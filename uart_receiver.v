==> flow/design.v <==
module uart_recevier(
    input [1:0] parity_type ,
    input [3:0] frame_length ,
    input [0:0] stop_bit_type , 
    input  rx_tick,
    input  data_in,
    input  enable,
    output [7:0] rx_data,
    output rx_done
);
localparam [1:0] idl=2'b00,receving = 2'b01,parity = 2'b10,stop = 2'b11;
reg [2:0] counter = 3'd0;
reg [3:0] frame_counter = 4'd0;
reg [7:0] data;
reg done = 1'b0 , stop_bit = 1'b0,parity_bit = 1'b0;
reg [1:0] state = idl;
assign rx_done = done;
assign rx_data = done ? data : 8'bzzzz_zzzz;
always@(posedge rx_tick) begin
       state <= enable ? state : idl;
       case (state)
       idl : begin
            frame_counter <= 4'd0;
            stop_bit <= 1'b0; 
            done <= 0;
            if(data_in == 1'b0 && enable)begin
                state <= receving;
            end
            else begin
                state <= idl;
            end
        end 
        receving : begin  
            data[counter] <=  data_in === 1'bx ? data[counter] : data_in;
            parity_bit <= data_in=== 1'bx ? 1'b0^parity_bit : data_in ^ parity_bit;
            if(frame_counter == frame_length-1)begin
                if(!parity_type == 0)begin
                    state <= parity;
                end 
                else begin
                    state <= stop;
                end
            end 
            frame_counter <= frame_counter + 1'b1;
            counter <= counter + 1'b1;
        end
        parity : begin
            state <= stop;  
        end
        stop : begin
            if(stop_bit_type == 1'b0)begin 
                done <= (!(data^data)=== 1'bx) ? 1'b0 : 1'b1; 
                state <= idl;
            end
            if(stop_bit == 1'b1)begin
                done <= (!(data^data)=== 1'bx)  ? 1'b0 : 1'b1; 
                state <= idl;
            end
            stop_bit <= 1'b1;
        end
       endcase 
    end
endmodule
Step by step through the tools: uart_recevier
Tool output for the design above, in the order of the flow.
Lines are those of the file above, counted from 1.
Operators: Yosys type, input widths -> output width; for muxes data width and select width s.
Library cell names are shortened.
{ "inputs": {"design": "uart_recevier", "clock": "rx_tick", "cell_library": "sky130hd", "corner": "tt_025C_1v80"} }

Word level
Yosys after proc, flatten, opt, wreduce and memory -nomap, before mapping. Memory bits, and registers merged into a memory's read port (data or address), are not among the register bits. Print and check cells are not counted. Equal cells are merged and count once.
{ "op_classes": {"add_sub_neg": 4, "equal": 7, "n_shift": 3, "n_mux": 16, "n_logic": 5, "n_reduce_logical": 9} }
{ "op_table": {"columns": ["cell", "count"], "rows": [
  ["$logic_not 32->1", 1],
  ["$eq 4x32->1", 1],
  ["$mux 8", 2],
  ["$shift 1x4->8", 1],
  ["$shift 1x4->8 const A", 1],
  ["$shiftx 8x3->1", 1],
  ["$and 8x8->8", 1],
  ["$or 8x8->8", 1],
  ["$xor 8x8->8", 1],
  ["$not 8->8", 1],
  ["$logic_not 8->1", 1],
  ["$pmux 4 s2", 1],
  ["$pmux 2 s4", 1],
  ["$mux 2", 4],
  ["$mux 1", 6],
  ["$sub 4x1->5 const B", 1],
  ["$eq 2x2->1 const B", 2],
  ["$logic_not 2->1", 2],
  ["$reduce_bool 2->1", 2],
  ["$neg 3->4", 1],
  ["$add 4x1->4 const B", 1],
  ["$pmux 1 s2", 2],
  ["$add 3x1->3 const B", 1],
  ["$ne 3x3->1 const B", 1],
  ["$reduce_or 3->1", 1],
  ["$eqx 1x1->1 const B", 2],
  ["$eq 2x1->1 const B", 1],
  ["$reduce_and 2->1", 1]
]} }
Other operator kinds: 2; their cells: 2.
{ "bits": {"reg_bits": 19, "in_bits": 10, "output_inout_bits": 9} }

Logic depth
Depth = most cells in a row (Yosys ltp): at word level without a register or memory, in the mapped netlist without a sequential cell, where the memories' decode and read muxes count.
{ "depth": {"depth_word": 7, "ABC_AREA": 0, "mapped_depth": 6, "depth_no_buf": 6} }

Synthesis result
Yosys stat after the flow's synthesis: flattened, memories mapped to cells. It holds for the ABC_AREA given above (unset counts as 0); a run with the other value may have another netlist.
{ "by_type": {"columns": ["cell", "count"], "rows": [
  ["edfxtp_1", 17],
  ["ha_1", 11],
  ["mux4_1", 2],
  ["xnor2_1", 6],
  ["inv_1", 11],
  ["a32o_1", 4],
  ["dfxtp_1", 2],
  ["mux2_2", 3],
  ["xor2_1", 3],
  ["o211ai_1", 3],
  ["nand2_1", 5],
  ["nor2_1", 5],
  ["mux2_4", 1],
  ["nand3b_1", 2],
  ["or2_2", 2],
  ["buf_6", 1],
  ["a21oi_1", 2],
  ["nand3_1", 2]
]} }
Other cell types: 14; their cells: 15.
{ "synth_totals": {"stdcells": 97, "yosys_area_um2": 1171.1, "seqArea_um2": 550.5, "flip_flops": 19, "buf_cells": 2} }

Path before layout
OpenSTA on the mapped netlist: ideal clock, no wires. The path of least setup slack (recovery checks aside). Input and output delay are each 20% of the period. Register names are those of the netlist, which keeps one name where synthesis merged equal registers.
{ "synth_timing": {"kind": "register to register", "start": "register counter[0]", "end": "register data[1]", "period_ps": 2610, "setup_ps": 257, "arrival_ps": 1706, "t_required_ps": 2353, "path_slack_ps": 647, "delay_ps": 1963, "driving_pins": 5, "period_less_setup_slack_ps": 1963} }
"delay_ps" = arrival - input delay + setup time.
"driving_pins" counts driving pins, that of a launching flip-flop among them; a cell with two outputs on the path counts twice.
"period_less_setup_slack_ps" is the clock period less the worst setup slack; recovery checks do not enter. This is arithmetic on one report: input and output delays are still those of the set period (20% each).
The rows between start and end are the longest chain of elaborated cells between them; the timing report does not say that the signal goes this way. Where chains are equally long, one stands for them.
Each line given opens the expression or statement behind the cell; cells for indexed reads and writes are added by Yosys, which also makes memories of some case tables.
{ "synth_via": {"path_cell_list": "edfxtp_1 -> mux4_1 -> mux2_4 -> and2_4 -> a32o_1", "elab_chain_cells": 6, "cone_cells": 9, "lines_between": 2, "cone_classes": "add/sub: 1; shift: 3; mux: 2; logic: 3"} }
{ "synth_rtl": {"columns": ["item", "line_no", "source"], "rows": [
  ["start, declared", 12, "reg [2:0] counter = 3'd0;"],
  ["start, assigned", 45, "counter <= counter + 1'b1;"],
  ["$neg 3->4", 34, "data[counter] <=  data_in === 1'bx ? data[counter] : data_in;"],
  ["$shift 1x4->8", 34, null],
  ["$not 8->8", 34, null],
  ["$and 8x8->8", 34, null],
  ["$or 8x8->8", 34, null],
  ["$mux 8", 21, "case (state)"],
  ["end, assigned", 34, null],
  ["end, declared", 14, "reg [7:0] data;"]
]} }

Timing after layout
From the final timing report of entry A: the path of least setup slack in the routed layout; clock arrival at registers is part of the times.
The report prints the path's times to 10 ps; the period is as set.
{ "layout_timing": {"kind": "register to register", "start": "register counter[0]", "end": "register data[1]", "period_ps": 1240, "setup_ps": 230, "arrival_ps": 1970, "t_required_ps": 1300, "path_slack_ps": -670, "driving_pins": 5} }
The rows between start and end are the longest chain of elaborated cells between them; the timing report does not say that the signal goes this way. Where chains are equally long, one stands for them.
{ "layout_via": {"path_cell_list": "edfxtp_1 -> mux4_2 -> mux2_4 -> and2_4 -> a32o_1", "elab_chain_cells": 6, "cone_cells": 9, "lines_between": 2, "cone_classes": "add/sub: 1; shift: 3; mux: 2; logic: 3"} }
{ "layout_rtl": {"columns": ["item", "line_no", "source"], "rows": [
  ["start, declared", 12, "reg [2:0] counter = 3'd0;"],
  ["start, assigned", 45, "counter <= counter + 1'b1;"],
  ["$neg 3->4", 34, "data[counter] <=  data_in === 1'bx ? data[counter] : data_in;"],
  ["$shift 1x4->8", 34, null],
  ["$not 8->8", 34, null],
  ["$and 8x8->8", 34, null],
  ["$or 8x8->8", 34, null],
  ["$mux 8", 21, "case (state)"],
  ["end, assigned", 34, null],
  ["end, declared", 14, "reg [7:0] data;"]
]} }

==> runs of uart_recevier <==
Top module uart_recevier; platform sky130hd; tools Yosys and OpenROAD; 2 stored runs in no particular order. Input and output delays are each 20% of the period that was set; the output load is 0.01 pF.
By "achievedPeriod_ps" is meant the clock period of the run minus its worst setup slack. This is arithmetic on one report: input and output delays are still those of the set period (20% each).
"worst_setup_path_time_ps" means the part of the period allowed to the worst setup path (the constraints hold back 20% at inputs and 20% at outputs) less its slack; where the path has registers, the arrival times of their clocks count too.
"final_power_uw" rests on the timing tool's default activity at the inputs, not on a simulated workload.
"worst_setup_path_time_ps" is known to 10 ps.
[
  {
    "run": "entry A",
    "settings": { "period_ns": 1.24, "CORE_UTILIZATION": 47, "PLACE_DENSITY_LB_ADDON": 0.23, "CORE_ASPECT_RATIO": 1.16, "CORE_MARGIN": 3, "TNS_END_PERCENT": 45, "GPL_TIMING_DRIVEN": 0, "GPL_ROUTABILITY_DRIVEN": 1, "CAP_MARGIN": 40, "SLEW_MARGIN": 30, "MIN_ROUTING_LAYER": "met1" },
    "results": { "yosys_chip_area_um2": 1171.1, "final_die_area_um2": 3128.4, "finalUtil_pct": 70.3, "worst_setup_slack_ps": -666, "fin_tns_ps": -5083, "final_power_uw": 3944, "achievedPeriod_ps": 1906, "worst_setup_path_time_ps": 1910, "path_kind": "register to register" }
  },
  {
    "run": "entry B",
    "settings": { "period_ns": 2.26, "CORE_UTILIZATION": 54, "PLACE_DENSITY": 0.87, "GPL_TIMING_DRIVEN": 0, "GPL_ROUTABILITY_DRIVEN": 1, "CAP_MARGIN": 20, "CORE_MARGIN": 2, "SLEW_MARGIN": 20 },
    "results": { "yosys_chip_area_um2": 1171.1, "final_die_area_um2": 2557.3, "finalUtil_pct": 70.6, "worst_setup_slack_ps": 144, "fin_tns_ps": 0, "final_power_uw": 1912, "achievedPeriod_ps": 2116, "worst_setup_path_time_ps": 2120, "path_kind": "register to register" }
  }
]
