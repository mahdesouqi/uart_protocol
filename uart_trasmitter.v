==> flow/design.v <==
module uart_trasmitter (
    input [1:0] parity_type ,
    input [3:0] frame_length ,
    input [0:0] stop_bit_type, 
    input tx_tick,
    input [7:0] data_in,
    input enable,
    output tx,
    output tx_done
);
localparam [2:0] idl=3'b000,start = 3'b001,sending = 3'b010,parity = 3'b011,stop = 3'b100;
reg [2:0] counter = 3'd0;
reg [3:0] frame_counter = 4'd0;
reg [7:0] data;
reg data_out,parity_bit = 1'b0,stop_bit = 1'b0,done = 0;
reg [2:0] state = idl;
assign tx = data_out;
assign tx_done = done;
always@(posedge tx_tick) begin
       state <= enable ? state : idl;
       case (state)
       idl : begin
            data_out <= 1'b1;
            parity_bit <= 1'b0;
            stop_bit <= 1'b0;
            frame_counter <= 4'd0;
            data <= counter == 3'd0 ? data_in : data;   
            done <= 0;
            if(enable == 1'b1)begin
                state <= start;
            end
            else begin
                state <= idl;
            end  
        end 
        start : begin  
          data_out <= 1'b0;
          state <= sending; 
          stop_bit <= 1'b0;
          frame_counter <= 4'd0; 
        end
        sending : begin
            data_out <= data[counter];
            data[counter] <= 1'bx;
            parity_bit <= data_out=== 1'bx ? 1'b0^parity_bit : data_out ^ parity_bit;
            if(frame_counter == frame_length-1)begin
                if(!parity_type == 0)begin
                    state <= parity;
                end 
                else begin
                    state <= stop;
                end
            end 
            frame_counter <= frame_counter + 1'b1;
            counter <= counter + 1'b1;
        end
        parity : begin
            if(parity_type == 2'b01 )begin
                if(parity_bit == 1'b1)begin
                    data_out<= 1'b0;
                end  
                else begin
                    data_out<= 1'b1;
                end
                state <= stop;
            end 
            else begin
               if(parity_bit == 1'b1)begin
                    data_out<= 1'b1;
                end  
                else begin
                    data_out<= 1'b0; 
                end
                state <= stop;
            end
        end
        stop : begin
            data_out <= 1'b1;
            if(stop_bit_type == 1'b0)begin
                done <= counter == frame_length && frame_length != 4'd8 ? 1'b0 : 1'b1;
                state <= idl;
            end
            if(stop_bit == 1'b1)begin
                done <= counter == frame_length && frame_length != 4'd8 ? 1'b0 : 1'b1;
                state <= idl;
            end
            stop_bit <= 1'b1;
        end
       endcase 
    end
endmodule
# From RTL to reports: uart_trasmitter
# What the tools print for uart_trasmitter, step after step.
# Line numbers count from 1 in the design file above.
# Operators carry their Yosys type and port widths (W data, S select, Z words).
# Cell names lack the library's common part.
# A cell with -- has no value.
# setup
top_module	uart_trasmitter
clock_port	tx_tick
library	sky130hd
corner	tt_025C_1v80

# Elaborated design
# Yosys after proc, flatten, opt, wreduce and memory -nomap, before mapping. Memory bits, and registers merged into a memory's read port (data or address), are not among the register bits. Print and check cells are not counted.
# op_classes
addsub	4
eq_ne	12
n_shift	3
muxes	21
n_logic	4
reduce_and_logical	15
# ops
cell	n
$logic_not A32 Y1	1
$eq A4 B32 Y1	1
$shift A1 B4 Y8 const A	2
$pmux W8 S2	1
$pmux W3 S5	1
$mux W3	5
$reduce_bool A2 Y1	4
$shiftx A8 B3 Y1	1
$and A8 B8 Y8	1
$or A8 B8 Y8	1
$not A8 Y8	1
$pmux W4 S2	1
$mux W8	1
$mux W1	8
$reduce_and A2 Y1	3
$eq A3 B2 Y1 const B	2
$logic_not A3 Y1	2
$pmux W1 S2	3
$sub A4 B1 Y5 const B	1
$ne A2 B2 Y1 const B	2
$reduce_or A2 Y1	2
$eq A3 B4 Y1	1
$neg A3 Y4	1
$add A4 B1 Y4 const B	1
$ne A4 B4 Y1 const B	1
$reduce_bool A4 Y1	1
$pmux W1 S4	1
$add A3 B1 Y3 const B	1
# Other operator kinds: 8; their cells: 8.
# bits
ff_bits	22
inputBits	17
elab_cells	67

# Depth
# Longest topological path by Yosys (ltp), each cell counted once; first at word level (registers and memories cut), then after technology mapping (sequential cells cut; the memories' decode and read muxes count).
# logic_depth
ltp_word	6
abc_area	0
ltp_mapped	7
depth_no_buf	7

# After synthesis
# Yosys stat after the flow's synthesis: flattened, memories mapped to cells. It holds for the ABC_AREA given above (unset counts as 0); a run with the other value may have another netlist.
# by_type
cell	n	type_area_um2
edfxtp_1	19	570.547
ha_1	7	87.584
o21ai_0	17	85.082
nand2_1	21	78.826
xor2_1	7	61.309
dfxtp_1	3	60.058
mux4_2	2	45.043
xnor2_1	5	43.792
inv_1	11	41.29
nor2_1	11	41.29
a21oi_1	4	20.019
nor2b_1	3	18.768
clkbuf_1	4	15.014
nand3_1	3	15.014
nor3_1	3	15.014
a211oi_2	1	12.512
o41a_1	1	11.261
and3b_2	1	10.01
# Not listed: further types 11, cells in them 12.
# synth_totals
stdcells	135
yosys_area_um2	1315.0
seqArea_um2	630.6
ff_cells	22
buffers	6

# Timing after synthesis
# Path of least setup slack by OpenSTA after synthesis, without wires, with an ideal clock, recovery checks aside; 20% of the period is set as input and as output delay. Where synthesis merged equal registers, the netlist keeps one of their names.
# synth_timing
path_type	register to register
startpoint	register counter[0]
endpoint	register data[0]
period_ns	2.0
t_first_pin_ns	0.000
arrival_time_ns	1.506
required_ns	1.736
slack_ns	0.230
path_delay_ns	1.770
stages	7
path_buffers	1
synth_period_reached_ns	1.77
# "path_delay_ns" = arrival - input delay + setup time.
# "stages" counts driving pins, that of a launching flip-flop among them; a cell with two outputs on the path counts twice.
# "synth_period_reached_ns" = period - worst setup slack (recovery checks aside). The figure is calculated, with input and output delays left at 20% of the set period.
# synth_between
path_cell_list	edfxtp_1 buf_2 inv_1 ha_1 ha_1 o41ai_1 o21ai_0
# synth_rtl
element	line	source
start, declared	12	reg [2:0] counter = 3'd0;
start, assigned	55	counter <= counter + 1'b1;
end, assigned	27	data <= counter == 3'd0 ? data_in : data;
end, assigned	44	data[counter] <= 1'bx;
end, declared	14	reg [7:0] data;
# No chain of elaborated cells between the ends is given.

# Timing after layout
# Path of least setup slack in the final report of entry A (OpenROAD, finished layout, wires in). Where an end is a register, its clock arrival counts in the times.
# layout_timing
path_type	register to register
startpoint	register counter[0]
endpoint	register data_out
period_ns	1.5
t_first_pin_ns	0.32
arrival_time_ns	1.71
required_ns	1.56
slack_ns	-0.14
stages	6
path_buffers	0
# Between the ends stands the longest chain of elaborated cells between them, by number of cells; it is not shown to be the way that was timed. Of several equally long chains one is given.
# A line is the first line of the expression or statement that the cell stems from. Yosys adds cells for indexed reads and writes and turns some case tables into memories.
# At most two assigning lines are given for a register; there are more.
# layout_between
path_cell_list	edfxtp_1 mux4_2 nand2_1 nand2_1 nand2_1 o211ai_1
elab_chain_cells	2
cone_cells	2
classes_between	1 x shift; 1 x mux
# layout_rtl
element	line	source
start, declared	12	reg [2:0] counter = 3'd0;
start, assigned	55	counter <= counter + 1'b1;
$shiftx A8 B3 Y1	43	data_out <= data[counter];
$pmux W1 S4	21	case (state)
end, assigned	23	data_out <= 1'b1;
end, assigned	43
end, declared	15	reg data_out,parity_bit = 1'b0,stop_bit = 1'b0,done = 0;

# uart_trasmitter through Yosys and OpenROAD on sky130hd: 2 stored runs, unordered, with their settings and measured results. The constraints put input and output delay at 20% of the set period each and load the outputs with 0.01 pF.
# "clock_period_reached_ns" means the clock period less the worst setup slack. The figure is calculated, with input and output delays left at 20% of the set period.
# "worst_path_ns" means the part of the period allowed to the worst setup path (the constraints hold back 20% at inputs and 20% at outputs) less its slack; where the path has registers, the arrival times of their clocks count too.
# "power_total_mw" is the tool's figure for a default switching activity; nothing was simulated.
# A setting shown as -- is not set for that run.
name,entry A,entry B
period_ns,1.5,1.07
CAP_MARGIN,20,20
CORE_MARGIN,2,5
CORE_UTILIZATION,40,42
SLEW_MARGIN,20,20
PLACE_DENSITY_LB_ADDON,--,0.04
CELL_PAD_IN_SITES_GLOBAL_PLACEMENT,--,0
TNS_END_PERCENT,--,95
ABC_AREA,--,1
CTS_CLUSTER_SIZE,--,23
CTS_CLUSTER_DIAMETER,--,253
die_footprint_um2,3762.0,4661.5
power_total_mw,3.279,5.121
worst_path_ns,1.64,1.42
critical_path_type,register to register,register to register
final_util_pct,58.6,67.6
synth_chip_area_um2,1315.0,1426.4
setup_worst_slack_ns,-0.143,-0.354
stdcell_area_um2,1803.0,2237.2
setupTns_ns,-0.677,-5.748
clock_period_reached_ns,1.643,1.424
final_hold_ws_ns,0.609,0.544
